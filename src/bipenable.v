==> flow/design.v <==
module bipenable (binary_dst, clk, n_rst, bip_en, motor_en, duty_cycle);
input clk, n_rst;
input [12-1:0] binary_dst;
output reg bip_en, motor_en;
output reg [8-1:0] duty_cycle;
localparam SEVEN_CENT = 12'd70;
localparam EIGHT_POINT_FIVE_CENT = 12'd85;
localparam TEN_CENT = 12'd100;
localparam TWELVE_CENT = 12'd120;
localparam FIFTEEN_CENT = 12'd150;
localparam TWENTY_CENT = 12'd200;
localparam TWENTYFIVE_CENT = 12'd250;
localparam THIRTY_CENT = 12'd300;
localparam FOURTY_CENT = 12'd400;
localparam FIFTY_CENT = 12'd500;
localparam SEVENTY_CENT = 12'd700;
localparam ONE_HZ = 26'd50000000;
localparam TWO_HZ = 26'd25000000;
localparam THREE_HZ = 26'd16666666;
localparam FOUR_HZ = 26'd12500000;
localparam FIVE_HZ = 26'd10000000;
localparam SIX_HZ = 26'd8333334;
localparam SEVEN_HZ = 26'd7142858;
localparam EIGHT_HZ = 26'd6250000; 
localparam NINE_HZ = 26'd5555556;
localparam TEN_HZ = 26'd5000000;
localparam ELEVEN_HZ = 26'd4545454;
reg [26-1:0] counter, counter_max;
reg status;
reg sound_enable;
localparam S0 = 1'b0;
localparam S1 = 1'b1;
localparam duty_max = 8'd45;
always @ (binary_dst)
begin
	motor_en = 1'b1;
	sound_enable = 1'b1;
	duty_cycle = duty_max-8'd20;  
	if (binary_dst > SEVENTY_CENT)
	begin
			counter_max = 26'b0;
			sound_enable = 1'b0;
	end
	else if (binary_dst <= SEVENTY_CENT && binary_dst > FIFTY_CENT)
	begin
		counter_max = ONE_HZ;
		duty_cycle = duty_max-8'd18;
	end
	else if (binary_dst <= FIFTY_CENT && binary_dst > FOURTY_CENT)
	begin
		counter_max = TWO_HZ;
		duty_cycle = duty_max-8'd16;
	end
	else if (binary_dst <= FOURTY_CENT && binary_dst > THIRTY_CENT)
	begin
		counter_max = THREE_HZ;
		duty_cycle = duty_max-8'd14;
	end
	else if (binary_dst <= THIRTY_CENT && binary_dst > TWENTYFIVE_CENT)
	begin
		counter_max = FOUR_HZ;
		duty_cycle = duty_max-8'd12;
	end
	else if (binary_dst <= TWENTYFIVE_CENT && binary_dst > TWENTY_CENT)
	begin
		counter_max = FIVE_HZ;
		duty_cycle = duty_max-8'd10;
	end
	else if (binary_dst <= TWENTY_CENT && binary_dst > FIFTEEN_CENT)
	begin
		counter_max = SIX_HZ;
		duty_cycle = duty_max-8'd8;
	end
	else if (binary_dst <= FIFTEEN_CENT && binary_dst > TWELVE_CENT)
	begin
		counter_max = SEVEN_HZ;
		duty_cycle = duty_max-8'd6;
	end
	else if (binary_dst <= TWELVE_CENT && binary_dst > TEN_CENT)
	begin
		counter_max = EIGHT_HZ;
		duty_cycle = duty_max-8'd4;
	end
	else if (binary_dst <= TEN_CENT && binary_dst > EIGHT_POINT_FIVE_CENT)
	begin
		counter_max = NINE_HZ;
		duty_cycle = duty_max-8'd2;
	end
	else if (binary_dst <= EIGHT_POINT_FIVE_CENT && binary_dst > SEVEN_CENT)
	begin
		counter_max = TEN_HZ;
		duty_cycle = duty_max;
	end
	else if (binary_dst <= SEVEN_CENT)
	begin
		counter_max = ELEVEN_HZ;
		motor_en = 1'b0;
		duty_cycle = 8'd100;  
	end
	else
		counter_max = 26'b0;
end
always @ (posedge clk or negedge n_rst)
begin
	if(!n_rst)
	begin
		counter <= 26'b0;
		bip_en <= 1'b0;
		status <= S0;
	end
	else
	begin
		if(sound_enable)
		begin
			counter <= counter + 26'b1;
			case (status)
			S0:
			begin
				if(counter >= counter_max / 2)
				begin
					status <= S1;
					bip_en <= 1'b1;
				end
				else
				begin
					status <= S0;
					bip_en <= 1'b0;
				end	
			end
			S1:
			begin
				if(counter >= counter_max)
				begin
					status <= S0;
					bip_en <= 1'b0;
					counter <= 26'b0;
				end
				else
				begin
					status <= S1;
					bip_en <= 1'b1;
				end	
			end
			default:
			begin
				status <= S0;
				bip_en <= 1'b0;
				counter <= 26'b0;
			end	
			endcase
		end
		else
		begin
			status <= S0;
			bip_en <= 1'b0;
			counter <= 26'b0;
		end
	end
end
endmodule 
; Step by step through the tools: bipenable
; The steps from the RTL of bipenable to its reports follow in flow order.
; Lines are those of the file above, counted from 1.
; Operators carry their Yosys type and port widths (W data, S select, Z words).
; Cell names lack the library's common part.
; Not given: -
[design]
design = bipenable
clk_port = clk
library = sky130hd
corner = tt_025C_1v80

; Word level
; Source: Yosys, flattened and elaborated, memories not mapped. Widths are those after wreduce; folded enables and synchronous resets count as part of the registers. Registers that Yosys merges into a memory's read port (data or address) are not register bits. Print and check cells do not count. Equal cells are merged and count once.
[bits]
regBits = 27
inputBits = 14
out_inout_bits = 10
wordCells = 81
[classes]
reduce_logical = 10
muxes = 43
n_cmp = 24
addsub = 1
logic = 1
[ops]
columns = cell, n
row1 = $mux W23, 6
row2 = $mux W26, 5
row3 = $mux W7, 12
row4 = $mux W24, 3
row5 = $gt A12 B7 Y1 const B, 4
row6 = $le A12 B7 Y1 const B, 4
row7 = $gt A12 B8 Y1 const B, 3
row8 = $le A12 B8 Y1 const B, 3
row9 = $gt A12 B9 Y1 const B, 3
row10 = $le A12 B9 Y1 const B, 3
row11 = $add A26 B1 Y26 const B, 1
row12 = $ge A26 B25 Y1, 1
row13 = $ge A26 B26 Y1, 1
row14 = $mux W25, 1
row15 = $mux W1, 15
row16 = $gt A12 B10 Y1 const B, 1
row17 = $le A12 B10 Y1 const B, 1
row18 = $logic_and A1 B1 Y1, 10
row19 = $pmux W1 S2, 1
row20 = $not A1 Y1, 1

; Logic depth
; Depth = most cells in a row (Yosys ltp): at word level without a register or memory, in the mapped netlist without a sequential cell, where the memories' decode and read muxes count.
[logic_depth]
word_depth = 17
abc_area = 0
ltp_mapped = 17
mapped_depth_nobuf = 13

; Netlist
; The flow's flattened synthesis, as Yosys stat reports it; memories are mapped. The netlist is that of the ABC_AREA named above (0 if unset); the other value can give another one.
; Totals and module areas in this step are rounded.
[synth_totals]
seqArea_um2 = 676
buf_cells = 13
cells = 369
flip_flops = 27
area_um2 = 2990
[types]
columns = type, n, type_area_um2
row1 = dfrtp_1, 27, 675.648
row2 = ha_1, 51, 638.112
row3 = nor2_1, 51, 191.434
row4 = xor2_1, 21, 183.926
row5 = a21oi_1, 24, 120.115
row6 = nand2_1, 32, 120.115
row7 = o21ai_0, 18, 90.086
row8 = nand3_1, 16, 80.077
row9 = nand4_1, 11, 68.816
row10 = and3_1, 9, 56.304
row11 = nor2b_1, 9, 56.304
row12 = nor3_1, 9, 45.043
row13 = clkbuf_1, 10, 37.536
row14 = o211ai_1, 4, 30.029
row15 = a2111oi_0, 3, 26.275
row16 = inv_1, 7, 26.275
row17 = nor4b_1, 3, 26.275
row18 = or2_4, 3, 26.275
; Other cell types: 39; their cells: 61.

; Worst setup path after synthesis
; Path of least setup slack by OpenSTA after synthesis, without wires, with an ideal clock, recovery checks aside; 20% of the period is set as input and as output delay. Where synthesis merged equal registers, the netlist keeps one of their names.
[synth_timing]
path_kind = input -> register
startpoint = in binary_dst[10]
endpoint = reg counter[10]
path_delay_ps = 3358
stages = 15
t_first_pin_ps = 884
setup_slack_ps = 178
in_delay_ps = 884
setup_time_ps = 72
n_path_buf = 2
arrival_time_ps = 4170
required_ps = 4348
clock_period_ps = 4420
synth_period_reached_ps = 4242
; "path_delay_ps" is the arrival time less input delay plus setup time.
; "stages": output pins that drive a net of the path, with the launching flip-flop's if there is one; two outputs of one cell count as two.
; "synth_period_reached_ps" = period - worst setup slack (recovery checks aside). The figure is calculated, with input and output delays left at 20% of the set period.
; Between the ends stands the longest chain of elaborated cells between them, by number of cells; it is not shown to be the way that was timed. Of several equally long chains one is given.
; A line is the first line of the expression or statement that the cell stems from. Yosys adds cells for indexed reads and writes and turns some case tables into memories.
; A register here has more assigning lines than the two given.
[synth_between]
path_cell_list = or4_4 > nor2_1 > a32oi_1 > o32ai_2 > or2_2 > o21ai_0 > ha_1 > a21oi_1 > o21ai_0 > a2111oi_0 > o211ai_1 > a211o_1 > clkbuf_1 > clkbuf_1 > nor2_1
elab_chain_len = 17
cells_between = 48
lines_between = 15
classes_between = compare: 23; mux: 15; reduce/logical: 10
[synth_lines]
columns = element, line_no
row1 = start: declaration, 3  ; input [12-1:0] binary_dst;
row2 = $le A12 B7 Y1, 94  ; else if (binary_dst <= SEVEN_CENT)
row3 = $mux W23, 94
row4 = $mux W23, 89  ; else if (binary_dst <= EIGHT_POINT_FIVE_CENT && binary_dst > SEVEN_CENT)
row5 = $mux W23, 84  ; else if (binary_dst <= TEN_CENT && binary_dst > EIGHT_POINT_FIVE_CENT)
row6 = $mux W23, 79  ; else if (binary_dst <= TWELVE_CENT && binary_dst > TEN_CENT)
row7 = $mux W23, 74  ; else if (binary_dst <= FIFTEEN_CENT && binary_dst > TWELVE_CENT)
row8 = $mux W23, 69  ; else if (binary_dst <= TWENTY_CENT && binary_dst > FIFTEEN_CENT)
row9 = [3 not listed], -
row10 = $mux W25, 49  ; else if (binary_dst <= FIFTY_CENT && binary_dst > FOURTY_CENT)
row11 = $mux W26, 44  ; else if (binary_dst <= SEVENTY_CENT && binary_dst > FIFTY_CENT)
row12 = $mux W26, 39  ; if (binary_dst > SEVENTY_CENT)
row13 = $ge A26 B26 Y1, 132  ; if(counter >= counter_max)
row14 = $mux W26, 132
row15 = $mux W26, 116  ; case (status)
row16 = $mux W26, 113  ; if(sound_enable)
row17 = end: assignment, 107  ; counter <= 26'b0;
row18 = end: assignment, 115  ; counter <= counter + 26'b1;
row19 = end: declaration, 28  ; reg [26-1:0] counter, counter_max;
; Some nets on the timed path still bear RTL names; the line given drives or declares the net.
[synth_nets]
columns = net, line_no
row1 = duty_cycle[6], 39

; Timing after layout
; From the final timing report of run B: the path of least setup slack in the routed layout; clock arrival at registers is part of the times.
; The report prints the path's times to 10 ps; the period is as set.
[layout_timing]
path_kind = input -> register
startpoint = in binary_dst[9]
endpoint = reg counter[10]
arrival_time_ps = 3840
n_path_buf = 4
in_delay_ps = 550
setup_slack_ps = -890
required_ps = 2950
stages = 16
t_first_pin_ps = 550
clock_period_ps = 2740
setup_time_ps = 60
; Between the ends stands the longest chain of elaborated cells between them, by number of cells; it is not shown to be the way that was timed. Of several equally long chains one is given.
; A register here has more assigning lines than the two given.
[layout_between]
path_cell_list = buf_6 > or4_4 > buf_4 > o21bai_2 > buf_4 > nor2_2 > or2_4 > inv_1 > ha_1 > nand2_1 > nor2_4 > a2111oi_4 > o211ai_1 > a211o_4 > buf_6 > nor2_1
elab_chain_len = 17
cells_between = 48
lines_between = 15
classes_between = compare: 23; mux: 15; reduce/logical: 10
[layout_lines]
columns = element, line_no
row1 = start: declaration, 3  ; input [12-1:0] binary_dst;
row2 = $le A12 B7 Y1, 94  ; else if (binary_dst <= SEVEN_CENT)
row3 = $mux W23, 94
row4 = $mux W23, 89  ; else if (binary_dst <= EIGHT_POINT_FIVE_CENT && binary_dst > SEVEN_CENT)
row5 = $mux W23, 84  ; else if (binary_dst <= TEN_CENT && binary_dst > EIGHT_POINT_FIVE_CENT)
row6 = $mux W23, 79  ; else if (binary_dst <= TWELVE_CENT && binary_dst > TEN_CENT)
row7 = $mux W23, 74  ; else if (binary_dst <= FIFTEEN_CENT && binary_dst > TWELVE_CENT)
row8 = $mux W23, 69  ; else if (binary_dst <= TWENTY_CENT && binary_dst > FIFTEEN_CENT)
row9 = [3 not listed], -
row10 = $mux W25, 49  ; else if (binary_dst <= FIFTY_CENT && binary_dst > FOURTY_CENT)
row11 = $mux W26, 44  ; else if (binary_dst <= SEVENTY_CENT && binary_dst > FIFTY_CENT)
row12 = $mux W26, 39  ; if (binary_dst > SEVENTY_CENT)
row13 = $ge A26 B26 Y1, 132  ; if(counter >= counter_max)
row14 = $mux W26, 132
row15 = $mux W26, 116  ; case (status)
row16 = $mux W26, 113  ; if(sound_enable)
row17 = end: assignment, 107  ; counter <= 26'b0;
row18 = end: assignment, 115  ; counter <= counter + 26'b1;
row19 = end: declaration, 28  ; reg [26-1:0] counter, counter_max;

Subject: flow runs of bipenable

Hi,

Top module bipenable; platform sky130hd; tools Yosys and OpenROAD; 2 stored runs in no particular order. Input and output delays are each 20% of the period that was set; the output load is 0.01 pF.
"achieved_clock_period_ps" is the run's clock period less its worst setup slack. It is reckoned from that one timing run; input and output delays stay at 20% of the period that was set.
"worst_setup_path_time_ps" = time allowed to the worst setup path (clock period - input delay - output delay, where it has them) - its slack; a late launch clock adds to it, a late capture clock takes from it.
"power.total_mw": no workload was simulated; the value follows from the tool's default switching activity.
"worst_setup_path_time_ps" is known to 10 ps.
Measured values are rounded.

# run A
==> flow/run.sh <==
#!/bin/bash
# the make line also repeats the synthesis and layout settings of config.mk as NAME=value (left out here)
make -C /OpenROAD-flow-scripts/flow DESIGN_CONFIG=/design/flow/config.mk WORK_HOME=/design/flow/orfs CLKGATE_MAP_FILE= finish
==> flow/config.mk <==
export PLATFORM = sky130hd
export DESIGN_NAME = bipenable
export DESIGN_NICKNAME = bipenable
export VERILOG_FILES = /design/flow/design.v
export SDC_FILE = /design/flow/constraint.sdc
export NUM_CORES = 4
export LEC_CHECK = 0
export ABC_AREA = 0
export CAP_MARGIN = 40
export CELL_PAD_IN_SITES_GLOBAL_PLACEMENT = 2
export CORE_MARGIN = 10
export CORE_UTILIZATION = 59
export GPL_ROUTABILITY_DRIVEN = 0
export GPL_TIMING_DRIVEN = 1
export PLACE_DENSITY_LB_ADDON = 0.23
export SLEW_MARGIN = 35
export TNS_END_PERCENT = 85
==> flow/constraint.sdc <==
create_clock -name core_clock -period 3.47 [get_ports {clk}]
set_input_delay 0.6940 -clock core_clock [delete_from_list [all_inputs] [get_ports {clk}]]
set_output_delay 0.6940 -clock core_clock [all_outputs]
set_load 0.01 [all_outputs]

==> run A: results <==
outcome="incomplete, placement halted on FLW-0024"

# run B
==> flow/run.sh <==
#!/bin/bash
# the make line also repeats the synthesis and layout settings of config.mk as NAME=value (left out here)
make -C /OpenROAD-flow-scripts/flow DESIGN_CONFIG=/design/flow/config.mk WORK_HOME=/design/flow/orfs CLKGATE_MAP_FILE= finish
==> flow/config.mk <==
export PLATFORM = sky130hd
export DESIGN_NAME = bipenable
export DESIGN_NICKNAME = bipenable
export VERILOG_FILES = /design/flow/design.v
export SDC_FILE = /design/flow/constraint.sdc
export NUM_CORES = 4
export LEC_CHECK = 0
export CAP_MARGIN = 20
export CORE_MARGIN = 2
export CORE_UTILIZATION = 40
export SLEW_MARGIN = 20
==> flow/constraint.sdc <==
create_clock -name core_clock -period 2.74 [get_ports {clk}]
set_input_delay 0.5480 -clock core_clock [delete_from_list [all_inputs] [get_ports {clk}]]
set_output_delay 0.5480 -clock core_clock [all_outputs]
set_load 0.01 [all_outputs]

==> run B: results <==
power.total_mw=1.10
design.die.area_um2=8190
post_route_util_pct=63.1
post_route_stdcell_area_um2=4580
worst_setup_path_time_ps=3080
worst_path_kind="input -> register"
setup_worst_slack_ps=-888
yosys.chip_area_um2=2990
fin_hold_ws_ps=554
tns_ps=-24400
achieved_clock_period_ps=3628

Regards
