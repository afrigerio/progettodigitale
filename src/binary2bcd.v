==> flow/design.v <==
module binary2bcd (binary_input, d3, d2, d1, d0, clk, n_rst);
input clk, n_rst;
input [12-1:0] binary_input;
output reg [4-1:0] d3, d2, d1, d0;
localparam S0 = 2'b00;
localparam S1 = 2'b01;
localparam S2 = 2'b10;
reg [2-1:0] status;
reg [4-1:0] A,B,C,D;  
reg [12-1:0] input_reg;
integer cycle;
always @(posedge clk or negedge n_rst)
begin
	if(!n_rst)
		status <= S0;
	else
	begin
		d0 <= d0;
		d1 <= d1;
		d2 <= d2;
		d3 <= d3;
		case(status)
		S0:
		begin
			cycle <= 0;
			A <= 4'b0;
			B <= 4'b0;
			C <= 4'b0;
			D <= 4'b0;
			input_reg <= binary_input;  
			status <= S1;
		end	
		S1:
		begin
			if(A >= 3'd5)
				A = A + 4'd3;
			if(B >= 3'd5)
				B = B + 4'd3;
			if(C >= 3'd5)
				C = C + 4'd3;
			if(D >= 3'd5)
				D = D + 4'd3;
			A = A << 1;
			A[0] = B[4-1];
			B = B << 1;
			B[0] = C[4-1];
			C = C << 1;
			C[0] = D[4-1];
			D = D << 1;
			D[0] = input_reg[12-1-cycle];
			if(cycle >= 11)
				status <= S2;
			else 
			begin
				status <= S1;
				cycle <= cycle + 1;  
			end	
		end
		S2:
		begin
			d0 <= D;
			d1 <= C;
			d2 <= B;
			d3 <= A;
			status <= S0;
		end
		endcase;
	end
end
endmodule 
* Tool chain data of binary2bcd
Tool output for the design above, in the order of the flow.
Line numbers count from 1 in the design file above.
Operators: Yosys type, input widths -> output width; for muxes data width and select width s.
Cell names lack the library's common part.
The mark n/a stands for no value.
- Top module :: binary2bcd
- Clock :: clk
- Standard-cell library :: sky130hd
- Corner :: tt_025C_1v80

* Elaborated design
Counts by Yosys on the flattened word-level netlist (proc, flatten, opt, wreduce; memories kept). Register bits leave out memories and registers merged into their read ports (data or address). Print and check cells are left out. Cells with the same type and inputs are merged into one.
- Register bits :: 78
- Bits in latches :: 0
- Bits in writable memories :: 0
- ROM bits :: 0
- Clocked read ports x word width :: 0
- Memories :: 0
- Input bits :: 14
- Output and inout bits :: 16
- Cells after elaboration :: 49
- Add/subtract/negate cells :: 6
- Multipliers :: 0
- Div/mod/pow operators :: 0
- $lt $le $gt $ge :: 5
- Equal/unequal tests :: 3
- Shift operators :: 1
- Muxes and demuxes :: 16
- Bitwise logic cells :: 0
- Reductions and logical operators :: 7
** Operator list (number)
- $pmux 32 s2 :: 1
- $shiftx 12x32->1 :: 1
- $add 32x2->32 const B :: 1
- $ge 32x5->1 const B :: 1
- $sub 5x32->32 const A :: 1
- $mux 32 :: 1
- $pmux 3 s2 :: 4
- $ge 4x3->1 const B :: 4
- $add 4x2->4 const B :: 3
- $mux 4 :: 3
- $pmux 1 s2 :: 4
- $reduce_and 2->1 :: 3
- $pmux 2 s3 :: 1
- $add 3x2->3 const B :: 1
- $reduce_and 3->1 :: 1
- $reduce_bool 3->1 :: 1
- $mux 3 :: 1
- $eq 2x1->1 const B :: 1
- $eq 2x2->1 const B :: 1
- $ne 2x2->1 const B :: 1
- $logic_not 2->1 :: 1
- $reduce_bool 2->1 :: 1
- $mux 2 :: 1

* Depth
Depth = most cells in a row (Yosys ltp): at word level without a register or memory, in the mapped netlist without a sequential cell, where the memories' decode and read muxes count.
- Word-level depth :: 3
- ABC_AREA :: 0
- Depth in mapped cells :: 7
- Gate-level depth less buffers :: 6

* Synthesis result
Source: synth_stat.txt of the flow (Yosys; design flattened, memories mapped). It holds for the ABC_AREA given above (unset counts as 0); a run with the other value may have another netlist.
** Cell types
- edfxtp_1 :: number 76, area in all 2.28E+03 um^2
- ha_1 :: number 11, area in all 137.632 um^2
- a21oi_1 :: number 23, area in all 115.11 um^2
- o31ai_1 :: number 13, area in all 97.594 um^2
- or4_1 :: number 13, area in all 97.594 um^2
- nand2_1 :: number 24, area in all 90.086 um^2
- nor2_1 :: number 24, area in all 90.086 um^2
- xnor2_1 :: number 10, area in all 87.584 um^2
- mux4_2 :: number 3, area in all 67.565 um^2
- xor2_1 :: number 7, area in all 61.309 um^2
- inv_1 :: number 16, area in all 60.058 um^2
- dfrtp_1 :: number 2, area in all 50.048 um^2
- nand4_1 :: number 8, area in all 50.048 um^2
- nor4_1 :: number 8, area in all 50.048 um^2
- o21ai_0 :: number 10, area in all 50.048 um^2
- nand3_1 :: number 9, area in all 45.043 um^2
- a211oi_1 :: number 5, area in all 37.536 um^2
- a21o_1 :: number 5, area in all 37.536 um^2
Not listed: further types 18, cells in them 50.
- Cell count :: 317
- Cell area after synthesis :: 3851.2 um^2
- Sequential area :: 2358.5 um^2
- Flip-flops :: 79

* Worst setup path after synthesis
Path of least setup slack by OpenSTA after synthesis, without wires, with an ideal clock, recovery checks aside; 20% of the period is set as input and as output delay. Where synthesis merged equal registers, the netlist keeps one of their names.
- Path type :: register to register
- From :: reg cycle[2]
- To :: reg cycle[0]
- Period :: 2.7 ns
- Data arrival time :: 2.024 ns
- Setup slack :: 0.285 ns
- Path delay :: 2.415 ns
- Driving pins on the path :: 7
- Path buffers :: 0
- Synthesis period reached :: 2.415 ns
"path delay" is the arrival time less input delay plus setup time.
"driving pins on the path": output pins that drive a net of the path, with the launching flip-flop's if there is one; two outputs of one cell count as two.
"synthesis period reached" = period - worst setup slack (recovery checks aside). The figure is calculated, with input and output delays left at 20% of the set period.
The rows between start and end are the longest chain of elaborated cells between them; the timing report does not say that the signal goes this way. Where chains are equally long, one stands for them.
Each line given opens the expression or statement behind the cell; cells for indexed reads and writes are added by Yosys, which also makes memories of some case tables.
Only ways into the end's enable, where the timed path ends, are counted here.
- Cell sequence :: edfxtp_1 > inv_1 > ha_1 > a211oi_1 > nand4_1 > o21bai_1 > o21a_1
- Cells in the longest elaborated chain :: 3
** Ends and longest elaborated chain, post-synthesis
- from (decl) :: RTL line 11 : integer cycle;
- from (assign) :: RTL line 25 : cycle <= 0;
- from (assign) :: RTL line 56 : cycle <= cycle + 1;
- $ge 32x5->1 :: RTL line 51 : if(cycle >= 11)
- $ne 2x2->1
- $reduce_and 3->1
- to (assign) :: RTL line 25
- to (assign) :: RTL line 56
- to (decl) :: RTL line 11

* Timing after layout
Path of least setup slack in the final report of entry A (OpenROAD, finished layout, wires in). Where an end is a register, its clock arrival counts in the times.
- Path type :: input to register
- From :: in n_rst
- To :: reg cycle[8]
- Period :: 3.32 ns
- Input delay :: 0.66 ns
- Data arrival time :: 2.50 ns
- Setup slack :: 0.81 ns
- Driving pins on the path :: 3
- Path buffers :: 1
The rows between start and end are the longest chain of elaborated cells between them; the timing report does not say that the signal goes this way. Where chains are equally long, one stands for them.
- Cell sequence :: clkdlybuf4s50_1 > o21a_1 > o21a_4
- Cells in the longest elaborated chain :: 1
** Ends and longest elaborated chain, after layout
- from (decl) :: RTL line 2 : input clk, n_rst;
- $reduce_and 3->1
- to (assign) :: RTL line 25 : cycle <= 0;
- to (assign) :: RTL line 56 : cycle <= cycle + 1;
- to (decl) :: RTL line 11 : integer cycle;

Measured data: module binary2bcd, platform sky130hd, 2 stored runs of the flow under differing settings, order arbitrary. Input and output delays are each 20% of the period that was set; the output load is 0.01 pF.
By "achieved clock period" is meant the clock period of the run minus its worst setup slack. This is arithmetic on one report: input and output delays are still those of the set period (20% each).
"time of the worst setup path" is the time allowed to the run's worst setup path (the clock period less input and output delay, where it has them) less its slack. Clock arrival times count: a late capture clock shortens it, a late launch clock lengthens it.
"power consumption" is the tool's figure for a default switching activity; nothing was simulated.

** Entry A
- Settings :: period_ns=3.32; CORE_UTILIZATION=38; SETUP_SLACK_MARGIN=0.6; GPL_TIMING_DRIVEN=0; CTS_CLUSTER_SIZE=78; CAP_MARGIN=15; SLEW_MARGIN=10; MAX_ROUTING_LAYER=met5; CORE_MARGIN=2
- Mapped cell area after synthesis :: 3,851.2 um^2
- Die footprint :: 10,955.8 um^2
- Worst hold slack after layout :: 0.382 ns
- Power consumption :: 1.739 mW
- Final setup TNS :: 0.000 ns
- Utilization in the final report :: 0.457
- Time of the worst setup path :: 1.84 ns
- Worst path kind :: input to register
- Setup slack of the critical path :: 0.812 ns
- Achieved clock period :: 2.508 ns

** Entry B
- Settings :: period_ns=2.98; CORE_UTILIZATION=52; SETUP_SLACK_MARGIN=-0.26; PLACE_DENSITY_LB_ADDON=0.15; HOLD_SLACK_MARGIN=0.26; CORE_ASPECT_RATIO=0.83; CORE_MARGIN=10; TNS_END_PERCENT=65; ABC_AREA=1; GPL_ROUTABILITY_DRIVEN=0; CTS_CLUSTER_SIZE=10; CAP_MARGIN=20; SLEW_MARGIN=20
- Time of the worst setup path :: 2.20 ns
- Worst path kind :: register to register
- Setup slack of the critical path :: 0.778 ns
- Mapped cell area after synthesis :: 4,225.3 um^2
- Power consumption :: 2.112 mW
- Worst hold slack after layout :: 0.387 ns
- Utilization in the final report :: 0.628
- Die footprint :: 12,147.3 um^2
- Final setup TNS :: 0.000 ns
- Achieved clock period :: 2.202 ns
