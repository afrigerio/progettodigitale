==> flow/design.v <==
module RS232 (binary_dist, clk, n_rst, tx);
input [12-1:0] binary_dist;
input clk, n_rst;
output reg tx;
localparam S0 = 3'b00;  
localparam S1 = 3'b01;  
localparam S2 = 3'b10;  
localparam S3 = 3'b11;  
localparam counter_max = 13'd5208;  
reg [12-1:0] sample;
reg [2-1:0] status;
reg [13-1:0] counter;
integer send_cycle; 
always @(posedge clk or negedge n_rst)
begin
	if(!n_rst)
	begin
		status <= S0;
		tx <= 1'b1;  
		counter <= 13'b0;
		send_cycle <= 0;
		sample <= 12'b111111111111;
	end
	else
	begin
		counter <= counter + 13'b1;
		case(status)
			S0:  
			begin
				if(counter == counter_max)
				begin
					status <= S1;
					sample <= binary_dist;
					counter <= 13'b0;
					send_cycle <= 0;
				end
				else
					status <= S0;
			end	
			S1:
			begin
				if(counter == counter_max)
				begin
					counter <= 13'b0;
					send_cycle <= send_cycle + 1;
					if(send_cycle >= 11-1)  
					begin
						status <= S2;
						send_cycle <= 0;
					end
					else
						status <= S1;
				end
				else
					send_cycle <= send_cycle;
				if(send_cycle == 0)
					tx <= 1'b0;  
				else if(send_cycle >= 1 && send_cycle <= 7)
					tx <= sample[send_cycle-1];  
				else if(send_cycle == 8)
					tx <= 1'b0;  
				else if(send_cycle == 9)
					tx <= sample[0] ^ sample[1] ^ sample[2] ^ sample[3] ^ sample[4] ^ sample[5] ^ sample[6];  
				else if(send_cycle == 10)
					tx <= 1'b1;  
				else  
					tx <= 1'b1;
			end
			S2:
			begin
				tx <= 1'b1;
				if(counter == counter_max)
				begin
					status <= S3;
					counter <= 13'b0;
					send_cycle <= 0;
				end
				else
					status <= S2;		
			end
			S3:
			begin
				if(counter == counter_max)
				begin
					counter <= 13'b0;
					send_cycle <= send_cycle + 1;
					if(send_cycle >= 11-1)  
					begin
						status <= S0;
						send_cycle <= 0;
					end
					else
						status <= S3;
				end
				else
					send_cycle <= send_cycle;
				if(send_cycle == 0)
					tx <= 1'b0;  
				else if(send_cycle >= 1 && send_cycle <= 5)
					tx <= sample[send_cycle+7-1];  
				else if(send_cycle >= 6 && send_cycle <= 7)
					tx <= 1'b0;  
				else if(send_cycle == 8)
					tx <= 1'b1;  
				else if(send_cycle == 9)
					tx <= sample[0+7] ^ sample[1+7] ^ sample[2+7] ^ sample[3+7] ^ sample[4+7];  
				else if(send_cycle == 10)
					tx <= 1'b1;  
				else  
					tx <= 1'b1;
			end
			default:
			begin
				status <= S0;
				tx <= 1'b1;
				counter <= 13'b0;
				send_cycle <= 0;
			end
		endcase
	end
end
endmodule
* Reports on RS232
Tool output for the design above, in the order of the flow.
Line numbers count from 1 in the design file above.
Operators: Yosys type, input widths -> output width; for muxes data width and select width s.
Cell names lack the library's common part.
Not given: n/a
- Top module :: RS232
- Clock :: clk
- Standard-cell library :: sky130hd
- Timing corner :: tt_025C_1v80

* Word level
Counts by Yosys on the flattened word-level netlist (proc, flatten, opt, wreduce; memories kept). Register bits leave out memories and registers merged into their read ports (data or address). Print and check cells are left out.
- Word-level cells :: 73
- Output and inout bits :: 1
- Register bits :: 60
- Input port bits :: 14
- Shift-type cells :: 2
- Add/sub/neg operators :: 5
- Order comparisons :: 5
- Equality and inequality tests :: 10
- Reduce/logical cells :: 13
- Bitwise operators :: 10
- Mux-type cells :: 23
** Operators by type and width (number)
- $mux 32 :: 3
- $shiftx 12x32->1 :: 2
- $sub 32x2->32 const B :: 2
- $le 32x4->1 const B :: 2
- $eq 32x5->1 const B :: 2
- $pmux 32 s2 :: 1
- $add 32x2->32 const B :: 1
- $ge 32x2->1 const B :: 1
- $add 32x4->32 const B :: 1
- $ge 32x4->1 const B :: 1
- $ge 32x5->1 const B :: 1
- $logic_not 32->1 :: 1
- $mux 13 :: 2
- $add 13x1->13 const B :: 1
- $eq 13x13->1 const B :: 1
- $mux 1 :: 11
- $xor 1x1->1 :: 10
- $pmux 2 s4 :: 1
- $mux 2 :: 4
- $reduce_and 3->1 :: 2
- $ne 2x1->1 const B :: 2
- $eq 2x2->1 const B :: 2
- $ne 2x2->1 const B :: 2
- $reduce_or 2->1 :: 2
- $reduce_bool 4->1 :: 1
- $reduce_or 4->1 :: 1
- $logic_and 1x1->1 :: 3
- $reduce_bool 3->1 :: 1
Not listed: further kinds 4, cells in them 4.

* Longest topological paths
Depth = most cells in a row (Yosys ltp): at word level without a register or memory, in the mapped netlist without a sequential cell, where the memories' decode and read muxes count.
- Depth in word-level cells :: 11
- ABC_AREA :: 0
- Depth in mapped cells :: 9

* After synthesis
The flow's flattened synthesis, as Yosys stat reports it; memories are mapped. The netlist is that of the ABC_AREA named above (0 if unset); the other value can give another one.
- Flip-flop cells :: 62
- Mapped cells :: 388
- Area of sequential cells :: 1569.0 µm²
- Synthesis area :: 3796.1 µm²
- Buffers :: 18
** Cell types (number)
- dfrtp_1 :: 48
- dfstp_2 :: 14
- xnor2_1 :: 25
- xor2_1 :: 18
- mux2_2 :: 13
- nand3_1 :: 25
- nor2_1 :: 33
- ha_1 :: 9
- mux4_2 :: 5
- nand2_1 :: 27
- o21ai_0 :: 17
- and3_1 :: 13
- nor4_1 :: 12
- nor3_1 :: 13
- nand4_1 :: 9
- inv_1 :: 14
- a21oi_1 :: 10
- buf_2 :: 10
Not listed: further types 34, cells in them 73.

* Path before layout
Path of least setup slack by OpenSTA after synthesis, without wires, with an ideal clock, recovery checks aside; 20% of the period is set as input and as output delay. Where synthesis merged equal registers, the netlist keeps one of their names.
- Path type :: flip-flop to flip-flop
- Start :: reg send_cycle[1]
- End :: reg tx
- Period :: 3.22 ns
- Arrival :: 2.281 ns
- Delay of the path :: 2.371 ns
- Required time :: 3.130 ns
- Driving pins on the path :: 9
- Slack :: 0.849 ns
- Synthesis period reached :: 2.371 ns
"delay of the path" = arrival - input delay + setup time.
"driving pins on the path" counts driving pins, that of a launching flip-flop among them; a cell with two outputs on the path counts twice.
"synthesis period reached" = period - worst setup slack (recovery checks aside). The figure is calculated, with input and output delays left at 20% of the set period.
Between the ends stands the longest chain of elaborated cells between them, by number of cells; it is not shown to be the way that was timed. Of several equally long chains one is given.
A line is the first line of the expression or statement that the cell stems from. Yosys adds cells for indexed reads and writes and turns some case tables into memories.
A register here has more assigning lines than the two given.
- Path through :: dfrtp_1 clkbuf_1 inv_1 ha_1 mux4_2 nand3_1 o2111ai_1 o311ai_0 o211ai_1
- Cells in the longest elaborated chain :: 7
** RTL lines, path post-synthesis
- start, declared :: line 13 : integer send_cycle;
- start, assigned :: line 45 : send_cycle <= send_cycle + 1;
- start, assigned :: line 55 : send_cycle <= send_cycle;
- $eq 32x5->1 :: line 105 : else if(send_cycle == 9)
- $mux 1 :: line 105
- $mux 1 :: line 103 : else if(send_cycle == 8)
- $mux 1 :: line 101 : else if(send_cycle >= 6 && send_cycle <= 7)
- $mux 1 :: line 99 : else if(send_cycle >= 1 && send_cycle <= 5)
- $mux 1 :: line 97 : if(send_cycle == 0)
- $pmux 1 s3 :: line 27 : case(status)
- end, assigned :: line 59 : tx <= sample[send_cycle-1];
- end, assigned :: line 63 : tx <= sample[0] ^ sample[1] ^ sample[2] ^ sample[3] ^ sample[4] ^ sample[5] ^ sample[6];
- end, declared :: line 4 : output reg tx;

* Worst path after layout
Path of least setup slack in the final report of run 2 (OpenROAD, finished layout, wires in). Where an end is a register, its clock arrival counts in the times.
- Path type :: flip-flop to flip-flop
- Start :: reg send_cycle[0]
- End :: reg tx
- Period :: 3.9 ns
- Slack :: 0.97 ns
- Required time :: 4.15 ns
- Arrival :: 3.17 ns
- Driving pins on the path :: 8
Between the ends stands the longest chain of elaborated cells between them, by number of cells; it is not shown to be the way that was timed. Of several equally long chains one is given.
A register here has more assigning lines than the two given.
- Path through :: dfrtp_1 inv_1 ha_1 mux4_2 nand3_1 o2111ai_1 o311ai_0 o211ai_1
- Cells in the longest elaborated chain :: 7
** RTL lines, path after layout
- start, declared :: line 13 : integer send_cycle;
- start, assigned :: line 45 : send_cycle <= send_cycle + 1;
- start, assigned :: line 55 : send_cycle <= send_cycle;
- $eq 32x5->1 :: line 105 : else if(send_cycle == 9)
- $mux 1 :: line 105
- $mux 1 :: line 103 : else if(send_cycle == 8)
- $mux 1 :: line 101 : else if(send_cycle >= 6 && send_cycle <= 7)
- $mux 1 :: line 99 : else if(send_cycle >= 1 && send_cycle <= 5)
- $mux 1 :: line 97 : if(send_cycle == 0)
- $pmux 1 s3 :: line 27 : case(status)
- end, assigned :: line 59 : tx <= sample[send_cycle-1];
- end, assigned :: line 63 : tx <= sample[0] ^ sample[1] ^ sample[2] ^ sample[3] ^ sample[4] ^ sample[5] ^ sample[6];
- end, declared :: line 4 : output reg tx;

--- measured runs ---
Flow measurements of RS232 on sky130hd: 2 stored runs with different settings, listed in no order. Input and output delays are each 20% of the period that was set; the output load is 0.01 pF.
"clock period achieved": clock period set for the run, less the worst setup slack. It is reckoned from that one timing run; input and output delays stay at 20% of the period that was set.
"time on the worst setup path" is the time allowed to the run's worst setup path (the clock period less input and output delay, where it has them) less its slack. Clock arrival times count: a late capture clock shortens it, a late launch clock lengthens it.
"power consumption" rests on the timing tool's default activity at the inputs, not on a simulated workload.

* Run 1
** Files
==> flow/run.sh <==
#!/bin/bash
# the make line also repeats the synthesis and layout settings of config.mk as NAME=value (left out here)
make -C /OpenROAD-flow-scripts/flow DESIGN_CONFIG=/design/flow/config.mk WORK_HOME=/design/flow/orfs CLKGATE_MAP_FILE= finish
==> flow/config.mk <==
export PLATFORM = sky130hd
export DESIGN_NAME = RS232
export DESIGN_NICKNAME = RS232
export VERILOG_FILES = /design/flow/design.v
export SDC_FILE = /design/flow/constraint.sdc
export NUM_CORES = 4
export LEC_CHECK = 0
export CAP_MARGIN = 15
export CELL_PAD_IN_SITES_DETAIL_PLACEMENT = 2
export CORE_ASPECT_RATIO = 1.75
export CORE_MARGIN = 2
export CORE_UTILIZATION = 60
export GPL_ROUTABILITY_DRIVEN = 0
export MIN_ROUTING_LAYER = met1
export PLACE_DENSITY_LB_ADDON = 0.28
export SLEW_MARGIN = 10
export TNS_END_PERCENT = 65
==> flow/constraint.sdc <==
create_clock -name core_clock -period 3.09 [get_ports {clk}]
set_input_delay 0.6180 -clock core_clock [delete_from_list [all_inputs] [get_ports {clk}]]
set_output_delay 0.6180 -clock core_clock [all_outputs]
set_load 0.01 [all_outputs]
** Results
No results, placement failed with DPL-0033.

* Run 2
** Files
==> flow/run.sh <==
#!/bin/bash
# the make line also repeats the synthesis and layout settings of config.mk as NAME=value (left out here)
make -C /OpenROAD-flow-scripts/flow DESIGN_CONFIG=/design/flow/config.mk WORK_HOME=/design/flow/orfs CLKGATE_MAP_FILE= finish
==> flow/config.mk <==
export PLATFORM = sky130hd
export DESIGN_NAME = RS232
export DESIGN_NICKNAME = RS232
export VERILOG_FILES = /design/flow/design.v
export SDC_FILE = /design/flow/constraint.sdc
export NUM_CORES = 4
export LEC_CHECK = 0
export ABC_AREA = 0
export CAP_MARGIN = 40
export CELL_PAD_IN_SITES_DETAIL_PLACEMENT = 0
export CORE_MARGIN = 2
export CORE_UTILIZATION = 62
export CTS_CLUSTER_DIAMETER = 373
export GPL_TIMING_DRIVEN = 1
export MIN_ROUTING_LAYER = met2
export SLEW_MARGIN = 20
==> flow/constraint.sdc <==
create_clock -name core_clock -period 3.9 [get_ports {clk}]
set_input_delay 0.7800 -clock core_clock [delete_from_list [all_inputs] [get_ports {clk}]]
set_output_delay 0.7800 -clock core_clock [all_outputs]
set_load 0.01 [all_outputs]
** Results
- Time on the worst setup path :: 2.93 ns
- Worst setup path kind :: flip-flop to flip-flop
- Clock period achieved :: 2.925 ns
- Power consumption :: 0.001399 W
- Synthesized cell area :: 3796.1 µm²
- Standard-cell area after routing :: 4204.0 µm²
- Worst setup slack after layout :: 0.975 ns
- Die footprint :: 6765.1 µm²
- Post-route utilization :: 0.71
- Total negative setup slack :: 0.000 ns
- Post-route worst hold slack :: 0.495 ns
--- end ---
